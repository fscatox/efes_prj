==> flow/design.v <==
package ps2_pkg;
  typedef struct packed {
    logic [15:8] data;
    logic rxv;
    logic txc;
    logic rto;
    logic cto;
    logic pe;
    logic fe;
    logic oe;
    logic en;
  } miso_pkt_t;
  typedef struct packed {
    logic [15:8] data;
    logic txen;
    logic [6:3] padding;
    logic bclr;
    logic cen;
    logic wen;
  } mosi_pkt_t;
  typedef struct packed {
    logic frame_error;  
    logic parity_error;  
    logic clk_timeout;  
    logic rqst_timeout;  
  } flags_t;
  typedef struct packed {
    logic ps2_clk_negedge;
    logic ps2_dat;
    logic tim_tc;
    logic bitcnt_11, bitcnt_10, bitcnt_9, bitcnt_1;
    logic rx_ferr;
    logic perr;
    logic dbits;
  } status_t;
  typedef struct packed {
    logic [1:0] ps2_dat_mux;
    logic odreg_clk_en;
    logic tim_clk_en;
    logic tim_clear;
    logic [1:0] tc_mux;
    logic bitcnt_clk_en;
    logic bitcnt_clear;
    logic [1:0] pbit_mux;
    logic shreg_clk_en;
    logic shreg_shift_load_n;
    logic idreg_clk_en;
  } ctrl_t;
endpackage
module timer #(
  parameter int unsigned PSC = 249,  
  parameter int unsigned NBIT = 8
) (
  input var logic clk,
  input var logic clk_en,
  input var logic clear,
  output logic psc_tc,
  output logic [NBIT-1:0] cnt
);
localparam int unsigned PscNbit = $clog2(PSC+1);
logic [PscNbit-1:0] psc_cnt;
assign psc_tc = (psc_cnt == PscNbit'(PSC));
always_ff @(posedge clk)
  if (clk_en)
    if (clear | psc_tc)
      psc_cnt <= '0;
    else
      psc_cnt <= psc_cnt + PscNbit'(1);
always_ff @(posedge clk)
  if (clk_en)
    if (clear)
      cnt <= '0;
    else if (psc_tc)
      cnt <= cnt + NBIT'(1);
endmodule
Step by step through the tools: timer
Tool output for the design above, in the order of the flow.
Lines are those of the file above, counted from 1.
Operators carry their Yosys type and port widths (W data, S select, Z words).
{"block": "inputs", "design": "timer", "clk_port": "clk", "library": "sky130hd", "pvt_corner": "tt_025C_1v80"}

Word level
Yosys after proc, flatten, opt, wreduce and memory -nomap, before mapping. Memory bits, and registers merged into a memory's read port (data or address), are not among the register bits. Print and check cells are not counted. Equal cells are merged and count once.
{"block": "word_totals", "inputBits": 3, "word_cells": 9, "ff_bits": 16}
{"block": "classes", "muxes": 1, "logic": 1, "n_addsub": 2, "n_reduce_logical": 2, "eq_ne": 1}
{"block": "op_table", "op": "$add A8 B1 Y8 const B", "count": 2}
{"block": "op_table", "op": "$eq A8 B8 Y1 const B", "count": 1}
{"block": "op_table", "op": "$mux W8", "count": 1}
{"block": "op_table", "op": "$reduce_and A2 Y1", "count": 1}
{"block": "op_table", "op": "$reduce_bool A2 Y1", "count": 1}
{"block": "op_table", "op": "$or A1 B1 Y1", "count": 1}

Logic depth
Yosys ltp: most cells in a row. Word level: on the elaborated netlist, between registers, memories and ports. Mapped: between sequential cells and ports; inverters and the memories' decode and read muxes count.
{"block": "logic_depth", "word_depth": 3, "abc_area": 1, "ltp_mapped": 7}

Mapped cells and area
Yosys stat after the flow's synthesis: flattened, memories mapped to cells. It holds for the ABC_AREA given above (unset counts as 0); a run with the other value may have another netlist.
The area totals of this step are shown rounded.
{"block": "by_type", "cell_type": "sky130_fd_sc_hd__edfxtp_1", "count": 16}
{"block": "by_type", "cell_type": "sky130_fd_sc_hd__nand2_1", "count": 18}
{"block": "by_type", "cell_type": "sky130_fd_sc_hd__nor2_1", "count": 14}
{"block": "by_type", "cell_type": "sky130_fd_sc_hd__inv_1", "count": 13}
{"block": "by_type", "cell_type": "sky130_fd_sc_hd__a21oi_2", "count": 5}
{"block": "by_type", "cell_type": "sky130_fd_sc_hd__ha_1", "count": 3}
{"block": "by_type", "cell_type": "sky130_fd_sc_hd__nand3_1", "count": 6}
{"block": "by_type", "cell_type": "sky130_fd_sc_hd__nor2_2", "count": 4}
{"block": "by_type", "cell_type": "sky130_fd_sc_hd__nand2_8", "count": 1}
{"block": "by_type", "cell_type": "sky130_fd_sc_hd__nor2_8", "count": 1}
{"block": "by_type", "cell_type": "sky130_fd_sc_hd__a21oi_1", "count": 3}
{"block": "by_type", "cell_type": "sky130_fd_sc_hd__o21ai_0", "count": 3}
{"block": "by_type", "cell_type": "sky130_fd_sc_hd__a21boi_2", "count": 1}
{"block": "by_type", "cell_type": "sky130_fd_sc_hd__nand2_4", "count": 1}
{"block": "by_type", "cell_type": "sky130_fd_sc_hd__xnor2_1", "count": 1}
{"block": "by_type", "cell_type": "sky130_fd_sc_hd__o21a_1", "count": 1}
{"block": "by_type", "cell_type": "sky130_fd_sc_hd__nand2_2", "count": 1}
{"block": "by_type", "cell_type": "sky130_fd_sc_hd__nand4_1", "count": 1}
Not listed: further types 2, cells in them 2.
{"block": "synth_totals", "ff_cells": 16, "seq_area_um2": 480, "n_buf": 0, "yosys_area_um2": 916, "cell_count": 95}

Worst setup path after synthesis
Source: OpenSTA report_checks on the synthesized netlist (no wires, ideal clock, input and output delay 20% of the period each), path of least setup slack; recovery checks are left aside. Register names are those of the netlist, which keeps one name where synthesis merged equal registers.
{"block": "synth_timing", "path_type": "flip-flop to flip-flop", "start": "register psc_cnt[1]", "end": "register cnt[0]", "setup_ns": 0.344, "required_ns": 2.146, "arrival_time_ns": 1.208, "delay_ns": 1.552, "period_ns": 2.49, "stages": 7, "t_first_pin_ns": 0.000, "setup_slack_ns": 0.938, "synth_period_reached_ns": 1.552}
"delay_ns" = arrival - input delay + setup time.
"stages": output pins that drive a net of the path, with the launching flip-flop's if there is one; two outputs of one cell count as two.
"synth_period_reached_ns" = period - worst setup slack (recovery checks aside). The figure is calculated, with input and output delays left at 20% of the set period.
Between the ends stands the longest chain of elaborated cells between them, by number of cells; it is not shown to be the way that was timed. Of several equally long chains one is given.
A line is the first line of the expression or statement that the cell stems from. Yosys adds cells for indexed reads and writes and turns some case tables into memories.
The path ends at the enable pin of a flip-flop; only ways to that pin are counted.
{"block": "synth_between", "cell_sequence": "sky130_fd_sc_hd__edfxtp_1 -> sky130_fd_sc_hd__inv_1 -> sky130_fd_sc_hd__ha_1 -> sky130_fd_sc_hd__nand2_1 -> sky130_fd_sc_hd__nor2_1 -> sky130_fd_sc_hd__nand2_4 -> sky130_fd_sc_hd__a21boi_2", "elab_chain_cells": 3}
{"block": "synth_lines", "element": "from (decl)", "line_no": 61, "source": "logic [PscNbit-1:0] psc_cnt;"}
{"block": "synth_lines", "element": "from (assign)", "line_no": 66, "source": "psc_cnt <= '0;"}
{"block": "synth_lines", "element": "from (assign)", "line_no": 68, "source": "psc_cnt <= psc_cnt + PscNbit'(1);"}
{"block": "synth_lines", "element": "$eq A8 B8 Y1", "line_no": 62, "source": "assign psc_tc = (psc_cnt == PscNbit'(PSC));"}
{"block": "synth_lines", "element": "$reduce_bool A2 Y1"}
{"block": "synth_lines", "element": "$reduce_and A2 Y1"}
{"block": "synth_lines", "element": "to (assign)", "line_no": 72, "source": "cnt <= '0;"}
{"block": "synth_lines", "element": "to (assign)", "line_no": 74, "source": "cnt <= cnt + NBIT'(1);"}
{"block": "synth_lines", "element": "to (decl)", "line_no": 58, "source": "output logic [NBIT-1:0] cnt"}

Path in the finished layout
From the final timing report of entry B: the path of least setup slack in the routed layout; clock arrival at registers is part of the times.
{"block": "layout_timing", "path_type": "flip-flop to flip-flop", "start": "register psc_cnt[1]", "end": "register cnt[4]", "arrival_time_ns": 1.53, "required_ns": 1.27, "period_ns": 1.3, "setup_ns": 0.31, "t_first_pin_ns": 0.29, "stages": 8, "setup_slack_ns": -0.26}
Between the ends stands the longest chain of elaborated cells between them, by number of cells; it is not shown to be the way that was timed. Of several equally long chains one is given.
The path ends at the enable pin of a flip-flop; only ways to that pin are counted.
{"block": "layout_between", "cell_sequence": "sky130_fd_sc_hd__edfxtp_1 -> sky130_fd_sc_hd__inv_1 -> sky130_fd_sc_hd__ha_2 -> sky130_fd_sc_hd__nand2_2 -> sky130_fd_sc_hd__nor2_4 -> sky130_fd_sc_hd__nand2_4 -> sky130_fd_sc_hd__buf_6 -> sky130_fd_sc_hd__a21boi_4", "elab_chain_cells": 3}
{"block": "layout_lines", "element": "from (decl)", "line_no": 61, "source": "logic [PscNbit-1:0] psc_cnt;"}
{"block": "layout_lines", "element": "from (assign)", "line_no": 66, "source": "psc_cnt <= '0;"}
{"block": "layout_lines", "element": "from (assign)", "line_no": 68, "source": "psc_cnt <= psc_cnt + PscNbit'(1);"}
{"block": "layout_lines", "element": "$eq A8 B8 Y1", "line_no": 62, "source": "assign psc_tc = (psc_cnt == PscNbit'(PSC));"}
{"block": "layout_lines", "element": "$reduce_bool A2 Y1"}
{"block": "layout_lines", "element": "$reduce_and A2 Y1"}
{"block": "layout_lines", "element": "to (assign)", "line_no": 72, "source": "cnt <= '0;"}
{"block": "layout_lines", "element": "to (assign)", "line_no": 74, "source": "cnt <= cnt + NBIT'(1);"}
{"block": "layout_lines", "element": "to (decl)", "line_no": 58, "source": "output logic [NBIT-1:0] cnt"}

Stored flow runs of timer (2 of them; Yosys, OpenROAD, sky130hd). They differ in their settings and are not a sequence. Constraints: input delay and output delay 20% of the set period each, output load 0.01 pF.
"timing.achieved_period_ns" means the clock period less the worst setup slack. The figure is calculated, with input and output delays left at 20% of the set period.
"worst_path_allowed_less_slack_ns" is the time allowed to the run's worst setup path (the clock period less input and output delay, where it has them) less its slack. Clock arrival times count: a late capture clock shortens it, a late launch clock lengthens it.
"design_power_mw" rests on the timing tool's default activity at the inputs, not on a simulated workload.
The measured numbers are rounded.

{"run": "entry A", "settings": { "period_ns": 3.34, "CORE_UTILIZATION": 67, "SETUP_SLACK_MARGIN": -0.0, "PLACE_DENSITY_LB_ADDON": 0.04, "CORE_ASPECT_RATIO": 0.66, "CELL_PAD_IN_SITES_DETAIL_PLACEMENT": 0, "TNS_END_PERCENT": 100, "ABC_AREA": 0, "GPL_TIMING_DRIVEN": 1, "CTS_CLUSTER_DIAMETER": 73, "MAX_ROUTING_LAYER": "met5", "CAP_MARGIN": 20, "CORE_MARGIN": 2, "SLEW_MARGIN": 20 }, "outcome": "not finished: floorplanning ended with error PDN-0185"}
{"run": "entry B", "settings": { "period_ns": 1.3, "CORE_UTILIZATION": 33, "PLACE_DENSITY_LB_ADDON": 0.12, "CORE_MARGIN": 4, "ABC_AREA": 1, "GPL_ROUTABILITY_DRIVEN": 1, "CAP_MARGIN": 5, "SLEW_MARGIN": 20 }, "results": { "worst_path_allowed_less_slack_ns": 1.56, "critical_path_kind": "flip-flop to flip-flop", "timing.achieved_period_ns": 1.556, "design_power_mw": 1.08, "post_route_util_pct": 49.0, "timing.setup.tns_ns": -3.67, "hold_ws_ns": 0.612, "cell_area_final_um2": 1260, "synthesis_area_um2": 916, "die_footprint_um2": 3680, "ws_setup_ns": -0.256 }}
