==> flow/design.v <==
package ps2_pkg;
  typedef struct packed {
    logic [15:8] data;
    logic rxv;
    logic txc;
    logic rto;
    logic cto;
    logic pe;
    logic fe;
    logic oe;
    logic en;
  } miso_pkt_t;
  typedef struct packed {
    logic [15:8] data;
    logic txen;
    logic [6:3] padding;
    logic bclr;
    logic cen;
    logic wen;
  } mosi_pkt_t;
  typedef struct packed {
    logic frame_error;  
    logic parity_error;  
    logic clk_timeout;  
    logic rqst_timeout;  
  } flags_t;
  typedef struct packed {
    logic ps2_clk_negedge;
    logic ps2_dat;
    logic tim_tc;
    logic bitcnt_11, bitcnt_10, bitcnt_9, bitcnt_1;
    logic rx_ferr;
    logic perr;
    logic dbits;
  } status_t;
  typedef struct packed {
    logic [1:0] ps2_dat_mux;
    logic odreg_clk_en;
    logic tim_clk_en;
    logic tim_clear;
    logic [1:0] tc_mux;
    logic bitcnt_clk_en;
    logic bitcnt_clear;
    logic [1:0] pbit_mux;
    logic shreg_clk_en;
    logic shreg_shift_load_n;
    logic idreg_clk_en;
  } ctrl_t;
endpackage
module sa_sc_fifo #(
  parameter int unsigned DATA_WIDTH = 8,
  parameter int unsigned ADDR_WIDTH = 8
) (
  input var logic clk,
  input var logic rst_n,
  input var logic sclr,
  input var logic [DATA_WIDTH-1:0] d,
  input var logic we,
  input var logic ack,
  output logic [DATA_WIDTH-1:0] q,
  output logic empty,
  output logic full
);
logic [ADDR_WIDTH:0] wptr, rptr;
logic [ADDR_WIDTH:0] wptr_next, rptr_next;
logic [DATA_WIDTH-1:0] ram[2**ADDR_WIDTH];
assign wptr_next = wptr + (ADDR_WIDTH+1)'(we);
assign rptr_next = rptr + (ADDR_WIDTH+1)'(ack);
always_ff @(posedge clk, negedge rst_n)
  if (!rst_n) begin
    wptr <= '0;
    rptr <= '0;
  end
  else begin
    if (sclr) begin
      wptr <= '0;
      rptr <= '0;
    end
    else begin
      wptr <= wptr_next;
      rptr <= rptr_next;
    end
  end
always_ff @(posedge clk, negedge rst_n)
  if (!rst_n)
    empty <= '1;
  else begin
    if (sclr)
      empty <= '1;
    else
      empty <= wptr == rptr_next;
  end
always_ff @(posedge clk, negedge rst_n)
  if (!rst_n)
    full <= '0;
  else begin
    if (sclr)
      full <= '0;
    else
      full <= {~wptr_next[ADDR_WIDTH],wptr_next[ADDR_WIDTH-1:0]} == rptr_next;
  end
always @(posedge clk) begin
  if (we)
    ram[wptr[ADDR_WIDTH-1:0]] <= d;
  q <= ram[rptr_next[ADDR_WIDTH-1:0]];
end
endmodule
# == Reports on sa_sc_fifo ==
# The steps from the RTL of sa_sc_fifo to its reports follow in flow order.
# Lines are those of the file above, counted from 1.
# Cell names lack the library's common part.
# The mark -- stands for no value.
# setup
top_module,sa_sc_fifo
clk_port,clk
cell_library,sky130hd
pvt_corner,tt_025C_1v80

# == After elaboration ==
# Source: Yosys, flattened and elaborated, memories not mapped. Widths are those after wreduce; folded enables and synchronous resets count as part of the registers. Registers that Yosys merges into a memory's read port (data or address) are not register bits. Print and check cells do not count. Equal cells are merged and count once.
# Memory sizes are those after Yosys's memory passes, which may raise the word count (mostly to a power of two), join words into wider ones and drop unused or constant bits.
# word_totals
reg_bits,20
mem_bits_rw,2048
clocked_rd_ports_x_width,8
n_memories,1
inputBits,13
output_inout_bits,10
elab_cells,17
# mem_list
name,words,word_bits,rd,wr,line,text
ram,256,8,1,1,66,logic [DATA_WIDTH-1:0] ram[2**ADDR_WIDTH];
# op_classes
n_addsub,2
eq_ne,2
mux,7
n_logic,1
# op_table
operator,count
adder 9 x 1 -> 9 bit,2
== test 9 bit,2
two-way mux 9 bit,2
two-way mux 8 bit,2
two-way mux 1 bit,3
inverter 1 bit,1

# == Depth ==
# Yosys ltp: most cells in a row. Word level: on the elaborated netlist, between registers, memories and ports. Mapped: between sequential cells and ports; inverters and the memories' decode and read muxes count.
# logic_depth
depth_word,4
ABC_AREA,0
ltp_mapped,14
mapped_depth_nobuf,9

# == Netlist ==
# Source: synth_stat.txt of the flow (Yosys; design flattened, memories mapped). It holds for the ABC_AREA given above (unset counts as 0); a run with the other value may have another netlist.
# synth_totals
mapped_cells,3798
mapped_area_um2,80802.5
seq_area_um2,62160.9
flip_flops,2076
buffers,237
# by_type
cell_type,count,area_total_um2
edfxtp_1,2048,6.15E+04
mux4_2,509,1.15E+04
mux2i_1,156,1.56E+03
nor2_1,337,1.26E+03
a22oi_1,73,548.026
buf_2,104,520.499
dfrtp_1,19,475.456
clkbuf_1,97,364.099
nand2_1,69,258.998
o22ai_1,33,206.448
nand4_1,31,193.936
nand3_1,38,190.182
o211ai_1,24,180.173
a22o_1,19,166.41
xnor2_1,19,166.41
dfxtp_1,8,160.154
a21boi_1,21,157.651
buf_4,17,127.622
# Not listed: further types 43, cells in them 176.

# == Path before layout ==
# Source: OpenSTA report_checks on the synthesized netlist (no wires, ideal clock, input and output delay 20% of the period each), path of least setup slack; recovery checks are left aside. Register names are those of the netlist, which keeps one name where synthesis merged equal registers.
# synth_timing
path_kind,input port to flip-flop
from,in ack
to,reg q[6]
tclk_ns,3.77
input_delay_ns,0.754
setup_time_ns,0.134
launch_ns,0.754
arrival_ns,3.464
required_ns,3.636
slack_ns,0.172
path_delay_ns,2.844
stages,11
n_path_buf,3
synth_period_reached_ns,3.598
# "path_delay_ns" = arrival - input delay + setup time.
# "stages": output pins that drive a net of the path, with the launching flip-flop's if there is one; two outputs of one cell count as two.
# "synth_period_reached_ns" is the clock period less the worst setup slack; recovery checks do not enter. This is arithmetic on one report: input and output delays are still those of the set period (20% each).
# Between the ends stands the longest chain of elaborated cells between them, by number of cells; it is not shown to be the way that was timed. Of several equally long chains one is given.
# A line is the first line of the expression or statement that the cell stems from. Yosys adds cells for indexed reads and writes and turns some case tables into memories.
# synth_via
path_cell_list,ha_1 -> ha_1 -> buf_2 -> buf_2 -> buf_1 -> mux4_2 -> mux2i_1 -> mux2i_1 -> a22oi_1 -> nand4_1 -> or4_1
elab_chain_len,1
cells_between,1
cone_lines,1
classes_between,add/sub: 1
# synth_lines
element,line,text
start: declaration,59,"input var logic ack,"
adder 9 x 1 -> 9 bit,68,assign rptr_next = rptr + (ADDR_WIDTH+1)'(ack);
end: declaration,60,"output logic [DATA_WIDTH-1:0] q,"

# == Worst path after layout ==
# Path of least setup slack in the final report of flow run A (OpenROAD, finished layout, wires in). Where an end is a register, its clock arrival counts in the times.
# layout_timing
path_kind,flip-flop to flip-flop
from,reg rptr[0]
to,reg q[1]
tclk_ns,2.31
setup_time_ns,0.12
launch_ns,0.85
arrival_ns,4.06
required_ns,3.03
slack_ns,-1.03
stages,12
n_path_buf,5
# Between the ends stands the longest chain of elaborated cells between them, by number of cells; it is not shown to be the way that was timed. Of several equally long chains one is given.
# At most two assigning lines are given for a register; there are more.
# layout_via
path_cell_list,dfrtp_1 -> ha_4 -> ha_4 -> buf_12 -> buf_12 -> buf_12 -> buf_16 -> mux4_2 -> mux4_2 -> o211ai_1 -> buf_4 -> nand4_1
elab_chain_len,1
cells_between,1
cone_lines,1
classes_between,add/sub: 1
# layout_lines
element,line,text
start: declaration,64,"logic [ADDR_WIDTH:0] wptr, rptr;"
start: assignment,72,rptr <= '0;
start: assignment,81,rptr <= rptr_next;
adder 9 x 1 -> 9 bit,68,assign rptr_next = rptr + (ADDR_WIDTH+1)'(ack);
end: declaration,60,"output logic [DATA_WIDTH-1:0] q,"

# Flow measurements of sa_sc_fifo on sky130hd: 2 stored runs with different settings, listed in no order. Input and output delays are each 20% of the period that was set; the output load is 0.01 pF.
# By "achieved_clock_period_ns" is meant the clock period of the run minus its worst setup slack. This is arithmetic on one report: input and output delays are still those of the set period (20% each).
# "worst_path_allowed_less_slack_ns" is the time allowed to the run's worst setup path (the clock period less input and output delay, where it has them) less its slack. Clock arrival times count: a late capture clock shortens it, a late launch clock lengthens it.
# By "total_power_w" is meant OpenSTA's value without simulated activity: inputs other than the clock are taken to toggle once in ten clock periods, and the tool carries that through the logic.
# A setting shown as -- is not set for that run.
name,flow run A,flow run B
period_ns,2.31,5.47
CORE_UTILIZATION,37,40
PLACE_DENSITY,0.6,--
CORE_ASPECT_RATIO,1.58,--
CELL_PAD_IN_SITES_GLOBAL_PLACEMENT,3,--
MAX_ROUTING_LAYER,met4,--
CAP_MARGIN,20,20
CORE_MARGIN,2,2
SLEW_MARGIN,20,20
total_power_w,0.083827,0.034084
achieved_clock_period_ns,3.337,4.249
setup_worst_slack_ns,-1.027,1.221
die_um2,222237.0,205617.0
synthArea_um2,80802.5,80802.5
setup_tns_ns,-8.315,0.000
holdWs_ns,0.063,0.622
finish.utilization_pct,46.0,45.8
worst_path_allowed_less_slack_ns,3.34,3.16
path_kind,flip-flop to flip-flop,input port to flip-flop
stdcell_area_um2,99892.1,91637.9
